==> flow/design.v <==
module SPPA(input clk, input reset, input [31:0]A, input [31:0]B, output [31:0]Result);
    reg    [31:0] Num_shift; 
    reg    [7:0]  Larger_exp,Final_expo;
    reg    [22:0] Small_exp_ma,S_mantissa,L_mantissa,Large_ma,Final_mant;
    reg    [23:0] Add_mant,Add1_mant;
    reg    [7:0]  e1,e2;
    reg    [22:0] m1,m2;
    reg           s1,s2,Final_sign;
    reg    [3:0]  renorm_shift;
    integer signed   renorm_exp;
    reg    [31:0] Result1;
    assign Result = Result1;
    always @(*) begin
	e1 = A[30:23];
	e2 = B[30:23];
        m1 = A[22:0];
	m2 = B[22:0];
	s1 = A[31];
	s2 = B[31];
        if (e1  > e2) begin
            Num_shift           = e1 - e2;         
            Larger_exp           = e1;               
            Small_exp_ma  = m2;
            Large_ma      = m1;
        end
        else begin
            Num_shift           = e2 - e1;
            Larger_exp           = e2;
            Small_exp_ma  = m1;
            Large_ma      = m2;
        end
	if (e1 == 0 | e2 ==0) begin
	    Num_shift = 0;
	end
	else begin
	    Num_shift = Num_shift;
	end
	if (e1 != 0) begin
            Small_exp_ma  = {1'b1,Small_exp_ma[22:1]};
	    Small_exp_ma  = (Small_exp_ma >> Num_shift);
        end
	else begin
	    Small_exp_ma = Small_exp_ma;
	end
	if (e2!= 0) begin
            Large_ma      = {1'b1,Large_ma[22:1]};
	end
	else begin
	    Large_ma = Large_ma;
	end
            if (Small_exp_ma < Large_ma) begin
		S_mantissa = Small_exp_ma;
		L_mantissa = Large_ma;
            end
            else begin
		S_mantissa = Large_ma;
		L_mantissa = Small_exp_ma;
             end       
	if (e1!=0 & e2!=0) begin
		if (s1 == s2) begin
        		Add_mant = S_mantissa + L_mantissa;
		end else begin
			Add_mant = L_mantissa - S_mantissa;
		end
	end	
	else begin
		Add_mant = L_mantissa;
	end
	if (Add_mant[23]) begin
		renorm_shift = 4'd1;
		renorm_exp = 4'd1;
	end
	else if (Add_mant[22])begin
		renorm_shift = 4'd2;
		renorm_exp = 0;		
	end
	else if (Add_mant[21])begin
		renorm_shift = 4'd3; 
		renorm_exp = -1;
	end 
	else if (Add_mant[20])begin
		renorm_shift = 4'd4; 
		renorm_exp = -2;		
	end  
	else if (Add_mant[19])begin
		renorm_shift = 4'd5; 
		renorm_exp = -3;		
	end      
        Final_expo =  Larger_exp + renorm_exp;
	Add1_mant = Add_mant << renorm_shift;
	Final_mant = Add1_mant[23:1];  	
	if (s1 == s2) begin
		Final_sign = s1;
	end 
	if (e1 > e2) begin
		Final_sign = s1;	
	end else if (e2 > e1) begin
		Final_sign = s2;
	end
	else begin
		if (m1 > m2) begin
			Final_sign = s1;		
		end else begin
			Final_sign = s2;
		end
	end	
	Result1 = {Final_sign,Final_expo,Final_mant}; 
    end
    always @(posedge clk) begin
            if(reset) begin
                Num_shift <= #1 0;
            end
    end
endmodule
### From RTL to reports: SPPA

The steps from the RTL of SPPA to its reports follow in flow order.
Lines are those of the file above, counted from 1.
Operators: Yosys type, input widths -> output width; for muxes data width and select width s.
Cell names lack the library's common part.
Not given: n/a

* design top: SPPA
* clock: clk
* standard-cell library: sky130hd
* timing corner: tt_025C_1v80

### Word level

Counts by Yosys on the flattened word-level netlist (proc, flatten, opt, wreduce; memories kept). Register bits leave out memories and registers merged into their read ports (data or address); mux counts leave out enables and synchronous resets folded into registers. Print and check cells are left out. Cells with the same type and inputs are merged into one.

* register bits: 0
* bits of input ports: 66

* add/sub/neg operators: 3
* order comparisons: 4
* eq/ne operators: 1
* shifts and indexed selects: 1
* multiplexer cells: 20
* bitwise logic cells: 1
* reduce/logical cells: 2

Operators with widths (number)
* $mux 23: 6
* $mux 24: 2
* $add 23x23->24: 1
* $sub 23x23->24: 1
* $shl 24x4->24: 1
* $mux 8: 3
* $gt 23x23->1: 1
* $lt 23x23->1: 1
* $gt 8x8->1: 2
* $reduce_bool 8->1: 2
* $mux 3: 3
* $add 8x8->8: 1
* $mux 2: 2
* $mux 1: 4
* $eq 1x1->1: 1
* $and 1x1->1: 1

### Longest topological paths

Yosys ltp: most cells in a row. Word level: on the elaborated netlist, between registers, memories and ports. Mapped: between sequential cells and ports; inverters and the memories' decode and read muxes count.

* depth in word-level cells: 13
* ABC_AREA: 0
* depth in mapped cells: 55
* mapped depth without buffers: 45

### Synthesis result

Source: synth_stat.txt of the flow (Yosys; design flattened, memories mapped). It holds for the ABC_AREA given above (unset counts as 0); a run with the other value may have another netlist.
The area totals of this step are shown rounded.

* cells in the netlist: 1206
* mapped area: 7726 um^2
* flip-flops: 0

Cells by type
* ha_1: number 83, area in all 1.04E+03 um^2
* o21ai_0: number 118, area in all 590.566 um^2
* nand2_1: number 144, area in all 540.518 um^2
* a21oi_1: number 92, area in all 460.442 um^2
* xnor2_1: number 38, area in all 332.819 um^2
* nand3_1: number 60, area in all 300.288 um^2
* mux2_2: number 26, area in all 292.781 um^2
* a21o_1: number 32, area in all 240.23 um^2
* mux2i_1: number 24, area in all 240.23 um^2
* nor2_1: number 63, area in all 236.477 um^2
* nor3_1: number 44, area in all 220.211 um^2
* clkbuf_1: number 54, area in all 202.694 um^2
* inv_1: number 54, area in all 202.694 um^2
* o211ai_1: number 25, area in all 187.68 um^2
* a31oi_1: number 29, area in all 181.424 um^2
* a211oi_1: number 23, area in all 172.666 um^2
* nand4_1: number 26, area in all 162.656 um^2
* o31ai_1: number 20, area in all 150.144 um^2

Other cell types: 58; their cells: 251.

### Path before layout

Path of least setup slack by OpenSTA after synthesis, without wires, with an ideal clock, recovery checks aside; 20% of the period is set as input and as output delay. Where synthesis merged equal registers, the netlist keeps one of their names.

* kind: in2out
* start: input A[24]
* end: output Result[30]
* period: 30700 ps
* input delay: 6140 ps
* output delay: 6140 ps
* launch time at the first pin: 6140 ps
* arrival time: 15973 ps
* setup slack: 8587 ps
* path delay: 9833 ps
* stages: 52
* period reached after synthesis: 22113 ps

"path delay" = arrival - input delay + setup time.
A path that ends at an output port has no setup time.
"stages" counts driving pins, that of a launching flip-flop among them; a cell with two outputs on the path counts twice.
"period reached after synthesis" is the clock period less the worst setup slack; recovery checks do not enter. This is arithmetic on one report: input and output delays are still those of the set period (20% each).
Between the ends stands the longest chain of elaborated cells between them, by number of cells; it is not shown to be the way that was timed. Of several equally long chains one is given.
Each line given opens the expression or statement behind the cell; cells for indexed reads and writes are added by Yosys, which also makes memories of some case tables.

* cell sequence: inv_1 > ha_1 > nor2b_1 > o211ai_1 > a21oi_1 > nor2_1 > clkbuf_1 > clkbuf_1 > clkbuf_1 > nand3_1 > o21ai_0 > ha_1 > a21o_1 > a211oi_1 > o21ai_0 > a31oi_1 > nand2_1 > and3_1 > [16 not listed] > a21oi_1 > o311a_1 > a2111oi_1 > o21ai_0 > or3_1 > buf_2 > nand3_1 > nand2_1 > nor2_1 > ha_1 > a21o_1 > a21oi_1 > o21bai_1 > a21oi_1 > o21bai_1 > a21oi_1 > xor2_1 > xnor2_1
* cells in the longest elaborated chain: 13
* elaborated cells between the ends (all ways): 20
* classes of those cells: 3 x add/sub; 2 x compare; 13 x mux; 1 x logic; 1 x reduce/logical

Ends and longest elaborated chain, after synthesis
* from (decl): RTL line 1 `module SPPA(input clk, input reset, input [31:0]A, input [31:0]B, output [31:0]Result);`
* $gt 8x8->1: RTL line 20 `if (e1  > e2) begin`
* $mux 23: RTL line 20
* $mux 23: RTL line 38 `if (e1 != 0) begin`
* $lt 23x23->1: RTL line 51 `if (Small_exp_ma < Large_ma) begin`
* $mux 23: RTL line 51
* $sub 23x23->24: RTL line 63 `Add_mant = L_mantissa - S_mantissa;`
* $mux 24: RTL line 60 `if (s1 == s2) begin`
* $mux 24: RTL line 59 `if (e1!=0 & e2!=0) begin`
* $mux 2: RTL line 81 `else if (Add_mant[20])begin`
* $mux 2: RTL line 77 `else if (Add_mant[21])begin`
* $mux 8: RTL line 73 `else if (Add_mant[22])begin`
* $mux 8: RTL line 69 `if (Add_mant[23]) begin`
* $add 8x8->8: RTL line 89 `Final_expo =  Larger_exp + renorm_exp;`
* to (decl): RTL line 1

### Timing after layout

From the final timing report of run 1: the path of least setup slack in the routed layout; clock arrival at registers is part of the times.
The report prints the path's times to 10 ps; the period is as set.

* kind: in2out
* start: input A[30]
* end: output Result[30]
* period: 19400 ps
* input delay: 3880 ps
* output delay: 3880 ps
* launch time at the first pin: 3880 ps
* arrival time: 14610 ps
* setup slack: 910 ps
* stages: 48

Between the ends stands the longest chain of elaborated cells between them, by number of cells; it is not shown to be the way that was timed. Of several equally long chains one is given.

* cell sequence: clkdlybuf4s50_1 > inv_1 > ha_1 > nand2_1 > nor2_1 > a211o_1 > buf_4 > nor3_1 > a21oi_1 > mux2_2 > inv_1 > ha_1 > a21o_1 > a211oi_1 > o21ai_0 > a31oi_2 > nand2_1 > and3_1 > [12 not listed] > a21oi_1 > o311a_1 > a2111oi_2 > o21ai_0 > or3_1 > nand3_1 > nand2_1 > nor2_1 > ha_1 > a21o_1 > a21oi_1 > o21bai_1 > a21oi_1 > o21bai_1 > a21oi_1 > xor2_1 > xnor2_1 > clkdlybuf4s50_1
* cells in the longest elaborated chain: 13
* elaborated cells between the ends (all ways): 20
* classes of those cells: 3 x add/sub; 2 x compare; 13 x mux; 1 x logic; 1 x reduce/logical

Ends and longest elaborated chain, post-layout
* from (decl): RTL line 1 `module SPPA(input clk, input reset, input [31:0]A, input [31:0]B, output [31:0]Result);`
* $gt 8x8->1: RTL line 20 `if (e1  > e2) begin`
* $mux 23: RTL line 20
* $mux 23: RTL line 38 `if (e1 != 0) begin`
* $lt 23x23->1: RTL line 51 `if (Small_exp_ma < Large_ma) begin`
* $mux 23: RTL line 51
* $sub 23x23->24: RTL line 63 `Add_mant = L_mantissa - S_mantissa;`
* $mux 24: RTL line 60 `if (s1 == s2) begin`
* $mux 24: RTL line 59 `if (e1!=0 & e2!=0) begin`
* $mux 2: RTL line 81 `else if (Add_mant[20])begin`
* $mux 2: RTL line 77 `else if (Add_mant[21])begin`
* $mux 8: RTL line 73 `else if (Add_mant[22])begin`
* $mux 8: RTL line 69 `if (Add_mant[23]) begin`
* $add 8x8->8: RTL line 89 `Final_expo =  Larger_exp + renorm_exp;`
* to (decl): RTL line 1

Data sheet: physical implementation of SPPA

2 stored runs of SPPA in the flow (synthesis by Yosys, layout by OpenROAD, sky130hd cells), in arbitrary order. Constraints: input delay and output delay 20% of the set period each, output load 0.01 pF.
"clock period achieved" = clock period - worst setup slack. The figure is calculated, with input and output delays left at 20% of the set period.
"critical path time" is the time allowed to the run's worst setup path (the clock period less input and output delay, where it has them) less its slack. Clock arrival times count: a late capture clock shortens it, a late launch clock lengthens it.
"critical path time" is given in steps of 10 ps.
Results are given in rounded form.

### Run 1

==> flow/run.sh <==
#!/bin/bash
# the make line also repeats the synthesis and layout settings of config.mk as NAME=value (left out here)
make -C /OpenROAD-flow-scripts/flow DESIGN_CONFIG=/design/flow/config.mk WORK_HOME=/design/flow/orfs CLKGATE_MAP_FILE= finish
==> flow/config.mk <==
export PLATFORM = sky130hd
export DESIGN_NAME = SPPA
export DESIGN_NICKNAME = SPPA
export VERILOG_FILES = /design/flow/design.v
export SDC_FILE = /design/flow/constraint.sdc
export NUM_CORES = 4
export LEC_CHECK = 0
export CAP_MARGIN = 20
export CORE_MARGIN = 2
export CORE_UTILIZATION = 40
export SLEW_MARGIN = 20
==> flow/constraint.sdc <==
create_clock -name core_clock -period 19.4 [get_ports {clk}]
set_input_delay 3.8800 -clock core_clock [delete_from_list [all_inputs] [get_ports {clk}]]
set_output_delay 3.8800 -clock core_clock [all_outputs]
set_load 0.01 [all_outputs]

Results of run 1:
- Critical path time: 10,730 ps
- Worst path kind: in2out
- Clock period achieved: 18,493 ps
- Die outline area: 20,440 um^2
- Lowest hold slack: 8,968 ps
- Standard-cell area after routing: 9,005 um^2
- Area of the synthesized netlist: 7,726 um^2
- Setup slack of the worst path: 907 ps

### Run 2

==> flow/run.sh <==
#!/bin/bash
# the make line also repeats the synthesis and layout settings of config.mk as NAME=value (left out here)
make -C /OpenROAD-flow-scripts/flow DESIGN_CONFIG=/design/flow/config.mk WORK_HOME=/design/flow/orfs CLKGATE_MAP_FILE= finish
==> flow/config.mk <==
export PLATFORM = sky130hd
export DESIGN_NAME = SPPA
export DESIGN_NICKNAME = SPPA
export VERILOG_FILES = /design/flow/design.v
export SDC_FILE = /design/flow/constraint.sdc
export NUM_CORES = 4
export LEC_CHECK = 0
export CAP_MARGIN = 20
export CELL_PAD_IN_SITES_GLOBAL_PLACEMENT = 2
export CORE_ASPECT_RATIO = 0.84
export CORE_MARGIN = 3
export CORE_UTILIZATION = 65
export CTS_CLUSTER_DIAMETER = 147
export CTS_CLUSTER_SIZE = 93
export GPL_ROUTABILITY_DRIVEN = 1
export MAX_ROUTING_LAYER = met5
export MIN_ROUTING_LAYER = met1
export PLACE_DENSITY = 0.46
export SETUP_SLACK_MARGIN = 5.0
export SLEW_MARGIN = 35
==> flow/constraint.sdc <==
create_clock -name core_clock -period 33.7 [get_ports {clk}]
set_input_delay 6.7400 -clock core_clock [delete_from_list [all_inputs] [get_ports {clk}]]
set_output_delay 6.7400 -clock core_clock [all_outputs]
set_load 0.01 [all_outputs]

Outcome of run 2: incomplete, placement halted on GPL-0301

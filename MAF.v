==> flow/design.v <==
`timescale 1ns / 1ps
module MAF( 
    input clk,  
    input  [31:0] A, B,C,
    input  [1:0]  func,
    output [63:0] Result
    );
    wire [63:0] mult_out_reg;
    Pipeline1 P1(clk,A, B, func, mult_out_reg);
    Pipeline2 P2(clk,C, mult_out_reg, func, Result);
endmodule
module Pipeline1(
    input clk,
    input  [31:0] A,
    input  [31:0] B,
    input  [1:0] func,
    output [63:0] mult_out
    );
    reg [31:0] mux_w;
    always @(*) begin
        case(func)
            2'b00: mux_w <= B;
            2'b01: mux_w <= 32'h1;
            2'b10: mux_w <= B;
            2'b11: mux_w <= 32'h1;
        endcase
    end    
   assign mult_out = A * mux_w; 
endmodule
module Pipeline2(
    input clk,
    input  [31:0] c_reg,
    input  [63:0] mult_out_reg,
    input  [1:0] func_reg,
    output reg [63:0] Result
    );
    reg [31:0] mux_w;
    always @(*) begin
        case(func_reg)
            2'b00: mux_w <= 0;
            2'b01: mux_w <= c_reg;
            2'b10: mux_w <= c_reg;
            2'b11: mux_w <= 0;
        endcase
    end
   always @(posedge clk) begin
   Result <= mult_out_reg + mux_w;
   end
endmodule
# Reports on MAF
# The steps from the RTL of MAF to its reports follow in flow order.
# Lines are those of the file above, counted from 1.
# Cell names lack the library's common part.
# The mark n/a stands for no value.
# setup
top_module	MAF
clock_port	clk
library	sky130hd
lib_corner	tt_025C_1v80

# Elaborated design
# Yosys after proc, flatten, opt, wreduce and memory -nomap, before mapping. Enables and synchronous resets that opt folds into registers are not counted as muxes. Memory bits, and registers merged into a memory's read port (data or address), are not among the register bits. Print and check cells are not counted. Equal cells are merged and count once.
# word_totals
register_bits	64
output_inout_bits	64
word_cells	13
# op_classes
n_eq	3
addsub	1
n_reduce_logical	5
n_mul	1
muxes	2
# op_table
operator	count
multiplier 32 x 32 -> 64 bit	1
case mux 32 bit (select 2 bit)	2
adder 64 x 32 -> 64 bit	1
OR reduction 2 bit	4
== test 2 bit with constant B	2
== test 2 x 1 -> 1 bit with constant B	1
zero test 2 bit	1

# Longest topological paths
# Yosys ltp: most cells in a row. Word level: on the elaborated netlist, between registers, memories and ports. Mapped: between sequential cells and ports; inverters and the memories' decode and read muxes count.
# depth
word_depth	5
abc_area	0
mapped_depth	33
mapped_depth_nobuf	30

# Netlist
# The flow's flattened synthesis, as Yosys stat reports it; memories are mapped. The netlist is that of the ABC_AREA named above (0 if unset); the other value can give another one.
# synth_totals
seqArea_um2	1281.2
mapped_area_um2	36356.1
ffs	64
buf_cells	286
cells	4025
# by_type
cell_type	count	type_area_um2
fa_1	928	1.86E+04
and3_1	599	3.75E+03
inv_1	973	3.65E+03
ha_1	265	3315.68
nand2_1	460	1.73E+03
dfxtp_1	64	1.28E+03
clkbuf_1	280	1.05E+03
a21o_1	45	337.824
a21oi_1	60	300.288
xnor2_1	33	289.027
and2_1	43	269.008
xor2_1	29	253.994
o21ai_0	34	170.163
nor2b_1	23	143.888
nand2b_1	19	118.864
nand4_1	18	112.608
nor2_1	29	108.854
nand3_1	21	105.101
# Not listed: further types 38, cells in them 102.
# The figures by module come from a second, unflattened synthesis with its own total; it is not the netlist above.
# hier_totals
hier_cells	4120
hier_area_um2	37324.5
# Each row is one instance without its submodules.
# modules
module	n_inst	seq_area_um2	cells	mod_area_um2
Pipeline1	1	0.0	3664	33259.4
Pipeline2	1	1281.2	456	4065.1
MAF	1	0.0	0	0.0

# Worst setup path after synthesis
# Source: OpenSTA report_checks on the synthesized netlist (no wires, ideal clock, input and output delay 20% of the period each), path of least setup slack; recovery checks are left aside. Register names are those of the netlist, which keeps one name where synthesis merged equal registers.
# synth_path
path_type	input port to flip-flop
startpoint	input port func[0]
endpoint	register P2.Result[56]
setup_time_ns	0.120
arrival_ns	10.823
t_first_pin_ns	3.040
slack_ns	4.257
required_time_ns	15.080
path_delay_ns	7.903
n_path_buf	4
period_ns	15.2
path_stages	31
synth_period_reached_ns	10.943
# "path_delay_ns" is the arrival time less input delay plus setup time.
# "path_stages": output pins that drive a net of the path, with the launching flip-flop's if there is one; two outputs of one cell count as two.
# "synth_period_reached_ns" = period - worst setup slack (recovery checks aside). The figure is calculated, with input and output delays left at 20% of the set period.
# Between the ends stands the longest chain of elaborated cells between them, by number of cells; it is not shown to be the way that was timed. Of several equally long chains one is given.
# A line is the first line of the expression or statement that the cell stems from. Yosys adds cells for indexed reads and writes and turns some case tables into memories.
# synth_via
path_cell_list	ha_1 -> nor2_1 -> clkbuf_1 -> buf_1 -> and2_1 -> clkbuf_1 -> nand2_1 -> fa_1 -> inv_1 -> fa_1 -> inv_1 -> fa_1 -> inv_1 -> fa_1 -> fa_1 -> fa_1 -> fa_1 -> inv_1 -> fa_1 -> inv_1 -> ha_1 -> clkbuf_1 -> and4_1 -> nand2_1 -> nor2_1 -> a21oi_1 -> a221oi_1 -> o31ai_1 -> o31ai_1 -> nor4bb_1 -> a211o_1
elab_chain_len	5
# synth_rtl
item	line_no	rtl
start, declared	5	input  [1:0]  func,
== test 2 x 1 -> 1 bit	21	case(func)
OR reduction 2 bit	n/a
case mux 32 bit (select 2 bit)	21
multiplier 32 x 32 -> 64 bit	28	assign mult_out = A * mux_w;
adder 64 x 32 -> 64 bit	47	Result <= mult_out_reg + mux_w;
end, assigned	47
end, declared	35	output reg [63:0] Result

# Worst path after layout
# From the final timing report of entry A: the path of least setup slack in the routed layout; clock arrival at registers is part of the times.
# layout_path
path_type	input port to flip-flop
startpoint	input port B[2]
endpoint	register P2.Result[56]
required_time_ns	6.17
t_first_pin_ns	1.18
n_path_buf	3
arrival_ns	9.29
slack_ns	-3.11
path_stages	26
period_ns	5.92
setup_time_ns	0.11
# Between the ends stands the longest chain of elaborated cells between them, by number of cells; it is not shown to be the way that was timed. Of several equally long chains one is given.
# layout_via
path_cell_list	dlygate4sd2_1 -> clkbuf_2 -> and3_1 -> fa_1 -> fa_1 -> fa_1 -> inv_1 -> fa_1 -> inv_1 -> fa_1 -> fa_1 -> fa_1 -> inv_2 -> fa_1 -> inv_2 -> ha_4 -> and3_4 -> nand2_4 -> nor4_4 -> o211ai_1 -> a221oi_4 -> buf_6 -> o31ai_4 -> o31ai_4 -> nor4bb_1 -> a211o_1
elab_chain_len	3
# layout_rtl
item	line_no	rtl
start, declared	4	input  [31:0] A, B,C,
case mux 32 bit (select 2 bit)	21	case(func)
multiplier 32 x 32 -> 64 bit	28	assign mult_out = A * mux_w;
adder 64 x 32 -> 64 bit	47	Result <= mult_out_reg + mux_w;
end, assigned	47
end, declared	35	output reg [63:0] Result

# Measured results for MAF: 2 stored runs of the Yosys and OpenROAD flow on sky130hd. The settings differ; the order carries no meaning. The constraints put input and output delay at 20% of the set period each and load the outputs with 0.01 pF.
# "worst_path_allowed_less_slack_ns" = time allowed to the worst setup path (clock period - input delay - output delay, where it has them) - its slack; a late launch clock adds to it, a late capture clock takes from it.
# Among the settings, n/a means not set for that run.
stored run	period_ns	CORE_UTILIZATION	SETUP_SLACK_MARGIN	HOLD_SLACK_MARGIN	CORE_ASPECT_RATIO	CORE_MARGIN	CELL_PAD_IN_SITES_GLOBAL_PLACEMENT	GPL_TIMING_DRIVEN	CTS_CLUSTER_SIZE	CAP_MARGIN	SLEW_MARGIN	cell_area_final_um2	worst_path_allowed_less_slack_ns	worst_setup_path_type	tns_setup_ns	final_util_frac	die_area_um2	hold_worst_slack_ns	ws_setup_ns	synthArea_um2
entry A	5.92	48	-0.57	0.15	0.84	10	0	0	57	20	20	43284.0	7.85	input port to flip-flop	-132.083	0.577	87191.4	1.578	-3.113	36356.1
entry B	10.2	52	n/a	n/a	n/a	2	n/a	n/a	n/a	20	20	42213.0	7.76	input port to flip-flop	0.000	0.612	72046.6	2.450	0.401	36356.1
